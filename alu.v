==> flow/design.v <==
module Alu(
    input clk,
    input[2:0] opcode,
    input[7:0] a,
    input[7:0] b,
    input enable,
    output [7:0] out,
    output reg carry,
    output reg z
);
    reg [7:0] resultBuffer; 
    reg carryBuffer; 
    always @(posedge clk) begin
        if( enable ) begin
            case (opcode)
                3'b000: {carry, resultBuffer} = a + b;
                3'b111: {carry, resultBuffer} = a + b + carry;
                3'b001: {carry, resultBuffer} = a - b;
                3'b010: {carry, resultBuffer} = a+1;
                3'b011: {carry, resultBuffer} = a-1;
                3'b100: {carry, resultBuffer} = a&b;
                3'b101: {carry, resultBuffer} = a|b;
                3'b110: {carry, resultBuffer} = a^b;
                default: resultBuffer = 'hxx;
            endcase
            z = (resultBuffer == 0) ? 1 : 0;
        end
    end
    assign out = (enable) ? resultBuffer : 8'bz;
endmodule
module Alu_tb(    
);
    reg clk;
    reg [2:0] opcode;
    reg [7:0] a;
    reg [7:0] b;
    reg enable;
    wire carry;
    wire [7:0] out;
    wire z;
    Alu alu(clk, opcode, a, b, enable, out, carry, z);
    initial begin 
        $display("clk,\topcode,\ta,\t\tb,\t\tenable,\tout,\t\tcarry,\tz"); 
        $monitor("%b,\t%b,\t%b,\t%b,\t%b,\t%b,\t%b,\t%b", clk, opcode, a, b, enable, out, carry, z);
        #1  clk = 0; a=0; b=0;
        #2  clk = 1; a = 5; b=6; opcode=3'b000; enable=1;
        #3  clk = 0;
        #4  clk = 1; enable=0;
        #5  clk = 0;
        #6  clk = 1; a = 0; b=0; opcode=3'b000; enable=1;
        #7  clk = 0;
        #8  clk = 1; a = 255; b=1; opcode=3'b000; enable=1;
        #9  clk = 0;
        #10 clk = 1;
    end
endmodule
Step by step through the tools: Alu
The steps from the RTL of Alu to its reports follow in flow order.
Line numbers count from 1 in the design file above.
Operators: Yosys type, input widths -> output width; for muxes data width and select width s.
Cell names lack the library's common part.
{ "setup": {"top_module": "Alu", "clock_port": "clk", "library": "sky130hd", "pvt_corner": "tt_025C_1v80"} }

Elaborated design
Counts by Yosys on the flattened word-level netlist (proc, flatten, opt, wreduce; memories kept). Register bits leave out memories and registers merged into their read ports (data or address). Print and check cells are left out. Cells with the same type and inputs are merged into one.
{ "word_totals": {"output_inout_bits": 10, "reg_bits": 10, "elab_cells": 24} }
{ "op_classes": {"n_reduce_logical": 2, "n_eq": 7, "muxes": 4, "addsub": 5, "n_logic": 3} }
{ "op_table": {"columns": ["operator", "n"], "rows": [
  ["$pmux 9 s8", 1],
  ["$eq 3x3->1 const B", 4],
  ["$add 8x1->9 const B", 1],
  ["$sub 8x1->9 const B", 1],
  ["$add 8x8->9", 1],
  ["$sub 8x8->9", 1],
  ["$add 9x1->9", 1],
  ["$mux 9", 1],
  ["$and 8x8->8", 1],
  ["$or 8x8->8", 1],
  ["$xor 8x8->8", 1],
  ["$logic_not 8->1", 1],
  ["$mux 8", 1],
  ["$eq 3x2->1 const B", 2],
  ["$eq 3x1->1 const B", 1],
  ["$logic_not 3->1", 1],
  ["$mux 1", 1]
]} }

Depth
Longest topological path by Yosys (ltp), each cell counted once; first at word level (registers and memories cut), then after technology mapping (sequential cells cut; the memories' decode and read muxes count).
{ "logic_depth": {"word_depth": 6, "abc_area": 0, "mapped_depth": 14} }

Mapped cells and area
Yosys stat after the flow's synthesis: flattened, memories mapped to cells. It holds for the ABC_AREA given above (unset counts as 0); a run with the other value may have another netlist.
The area totals of this step are shown rounded.
{ "mapped": {"n_buf": 9, "ff_cells": 10, "area_um2": 1890, "sequential_area_um2": 300, "cells": 234} }
{ "types": {"columns": ["type", "n", "type_area_um2"], "rows": [
  ["ha_1", 27, 337.824],
  ["edfxtp_1", 10, 300.288],
  ["inv_1", 22, 82.579],
  ["a21oi_1", 16, 80.077],
  ["mux2i_1", 7, 70.067],
  ["nor2_1", 15, 56.304],
  ["o21ai_0", 11, 55.053],
  ["nand3_1", 9, 45.043],
  ["o221a_2", 4, 45.043],
  ["fa_1", 2, 40.038],
  ["nand2_1", 10, 37.536],
  ["o211ai_1", 5, 37.536],
  ["xnor2_1", 4, 35.034],
  ["nand2b_1", 5, 31.28],
  ["nor2b_1", 5, 31.28],
  ["a211oi_1", 4, 30.029],
  ["a21o_1", 4, 30.029],
  ["o21a_1", 4, 30.029]
]} }
Not listed: further types 37, cells in them 70.

Timing after synthesis
Path of least setup slack by OpenSTA after synthesis, without wires, with an ideal clock, recovery checks aside; 20% of the period is set as input and as output delay. Where synthesis merged equal registers, the netlist keeps one of their names.
{ "synth_timing": {"path_kind": "input -> register", "start": "input port opcode[1]", "end": "register z", "setup_ns": 0.170, "tclk_ns": 4.01, "setup_slack_ns": 0.382, "n_path_buf": 2, "in_delay_ns": 0.802, "path_stages": 13, "t_arrival_ns": 3.458, "required_time_ns": 3.840, "path_delay_ns": 2.826, "synth_period_reached_ns": 3.628} }
"path_delay_ns" is the arrival time less input delay plus setup time.
"path_stages": output pins that drive a net of the path, with the launching flip-flop's if there is one; two outputs of one cell count as two.
"synth_period_reached_ns" = period - worst setup slack (recovery checks aside). The figure is calculated, with input and output delays left at 20% of the set period.
Between the ends stands the longest chain of elaborated cells between them, by number of cells; it is not shown to be the way that was timed. Of several equally long chains one is given.
Each line given opens the expression or statement behind the cell; cells for indexed reads and writes are added by Yosys, which also makes memories of some case tables.
{ "synth_via": {"cell_sequence": "buf_2 nand2b_1 clkbuf_1 nor2_1 a21o_1 fa_1 nand2b_1 a211oi_1 a211oi_1 a211o_1 o221a_2 or4b_4 nor4_2", "elab_chain_cells": 5, "cone_cells": 12, "cone_lines": 3} }
{ "synth_lines": {"columns": ["item", "line_no", "text"], "rows": [
  ["start: declaration", 3, "input[2:0] opcode,"],
  ["$eq 3x3->1", 15, "case (opcode)"],
  ["$pmux 9 s8", 15, null],
  ["$mux 9", 14, "if( enable ) begin"],
  ["$logic_not 8->1", 26, "z = (resultBuffer == 0) ? 1 : 0;"],
  ["$mux 1", 26, null],
  ["end: assignment", 26, null],
  ["end: declaration", 9, "output reg z"]
]} }

Path in the finished layout
Path of least setup slack in the final report of entry A (OpenROAD, finished layout, wires in). Where an end is a register, its clock arrival counts in the times.
{ "layout_timing": {"path_kind": "input -> register", "start": "input port opcode[2]", "end": "register z", "path_stages": 15, "tclk_ns": 3.41, "setup_ns": 0.25, "required_time_ns": 3.39, "n_path_buf": 4, "in_delay_ns": 0.68, "t_arrival_ns": 3.22, "setup_slack_ns": 0.17} }
Between the ends stands the longest chain of elaborated cells between them, by number of cells; it is not shown to be the way that was timed. Of several equally long chains one is given.
{ "layout_via": {"cell_sequence": "buf_6 nand2b_4 nand2_4 ha_4 fa_2 nand2b_4 buf_6 buf_6 buf_6 a21oi_4 mux2i_2 and3_4 o21a_1 o32a_1 nor4_4", "elab_chain_cells": 5, "cone_cells": 12, "cone_lines": 3} }
{ "layout_lines": {"columns": ["item", "line_no", "text"], "rows": [
  ["start: declaration", 3, "input[2:0] opcode,"],
  ["$eq 3x3->1", 15, "case (opcode)"],
  ["$pmux 9 s8", 15, null],
  ["$mux 9", 14, "if( enable ) begin"],
  ["$logic_not 8->1", 26, "z = (resultBuffer == 0) ? 1 : 0;"],
  ["$mux 1", 26, null],
  ["end: assignment", 26, null],
  ["end: declaration", 9, "output reg z"]
]} }

Module Alu, platform sky130hd: 2 stored runs of the flow (Yosys, OpenROAD) with differing settings, in no particular order. Input and output delays are each 20% of the period that was set; the output load is 0.01 pF.
"timing.achieved_period_ns" means the clock period less the worst setup slack. The figure is calculated, with input and output delays left at 20% of the set period.
"worst_setup_path_time_ns" is the time allowed to the run's worst setup path (the clock period less input and output delay, where it has them) less its slack. Clock arrival times count: a late capture clock shortens it, a late launch clock lengthens it.
"fin_power_w" is the tool's figure for a default switching activity; nothing was simulated.
The results are shown rounded.

Entry A
==> flow/run.sh <==
#!/bin/bash
# the make line also repeats the synthesis and layout settings of config.mk as NAME=value (left out here)
make -C /OpenROAD-flow-scripts/flow DESIGN_CONFIG=/design/flow/config.mk WORK_HOME=/design/flow/orfs CLKGATE_MAP_FILE= finish
==> flow/config.mk <==
export PLATFORM = sky130hd
export DESIGN_NAME = Alu
export DESIGN_NICKNAME = Alu
export VERILOG_FILES = /design/flow/design.v
export SDC_FILE = /design/flow/constraint.sdc
export NUM_CORES = 4
export LEC_CHECK = 0
export CAP_MARGIN = 20
export CELL_PAD_IN_SITES_DETAIL_PLACEMENT = 2
export CORE_MARGIN = 2
export CORE_UTILIZATION = 24
export CTS_CLUSTER_SIZE = 93
export GPL_TIMING_DRIVEN = 1
export PLACE_DENSITY = 0.87
export SETUP_SLACK_MARGIN = 0.65
export SLEW_MARGIN = 25
export TNS_END_PERCENT = 45
==> flow/constraint.sdc <==
create_clock -name core_clock -period 3.41 [get_ports {clk}]
set_input_delay 0.6820 -clock core_clock [delete_from_list [all_inputs] [get_ports {clk}]]
set_output_delay 0.6820 -clock core_clock [all_outputs]
set_load 0.01 [all_outputs]

==> results of entry A, as JSON <==
{
  "fin_power_w": 0.00099,
  "synth_chip_area_um2": 1890,
  "worst_setup_path_time_ns": 2.56,
  "worstPathKind": "input -> register",
  "fin_hold_ws_ns": 1.03,
  "worst_setup_slack_ns": 0.168,
  "die_footprint_um2": 8590,
  "finalUtil_pct": 41.9,
  "layout_stdcell_area_um2": 3220,
  "fin_tns_ns": 0.000,
  "timing.achieved_period_ns": 3.242
}

Entry B
==> flow/run.sh <==
#!/bin/bash
# the make line also repeats the synthesis and layout settings of config.mk as NAME=value (left out here)
make -C /OpenROAD-flow-scripts/flow DESIGN_CONFIG=/design/flow/config.mk WORK_HOME=/design/flow/orfs CLKGATE_MAP_FILE= finish
==> flow/config.mk <==
export PLATFORM = sky130hd
export DESIGN_NAME = Alu
export DESIGN_NICKNAME = Alu
export VERILOG_FILES = /design/flow/design.v
export SDC_FILE = /design/flow/constraint.sdc
export NUM_CORES = 4
export LEC_CHECK = 0
export CAP_MARGIN = 20
export CELL_PAD_IN_SITES_DETAIL_PLACEMENT = 1
export CORE_MARGIN = 2
export CORE_UTILIZATION = 20
export MAX_ROUTING_LAYER = met5
export PLACE_DENSITY_LB_ADDON = 0.22
export SETUP_SLACK_MARGIN = 0.58
export SLEW_MARGIN = 20
==> flow/constraint.sdc <==
create_clock -name core_clock -period 2.84 [get_ports {clk}]
set_input_delay 0.5680 -clock core_clock [delete_from_list [all_inputs] [get_ports {clk}]]
set_output_delay 0.5680 -clock core_clock [all_outputs]
set_load 0.01 [all_outputs]

==> results of entry B, as JSON <==
{
  "die_footprint_um2": 10200,
  "fin_tns_ns": -0.055,
  "worst_setup_slack_ns": -0.055,
  "timing.achieved_period_ns": 2.895,
  "fin_power_w": 0.00114,
  "synth_chip_area_um2": 1890,
  "finalUtil_pct": 38.2,
  "worst_setup_path_time_ns": 2.33,
  "worstPathKind": "input -> register",
  "fin_hold_ws_ns": 0.958,
  "layout_stdcell_area_um2": 3510
}
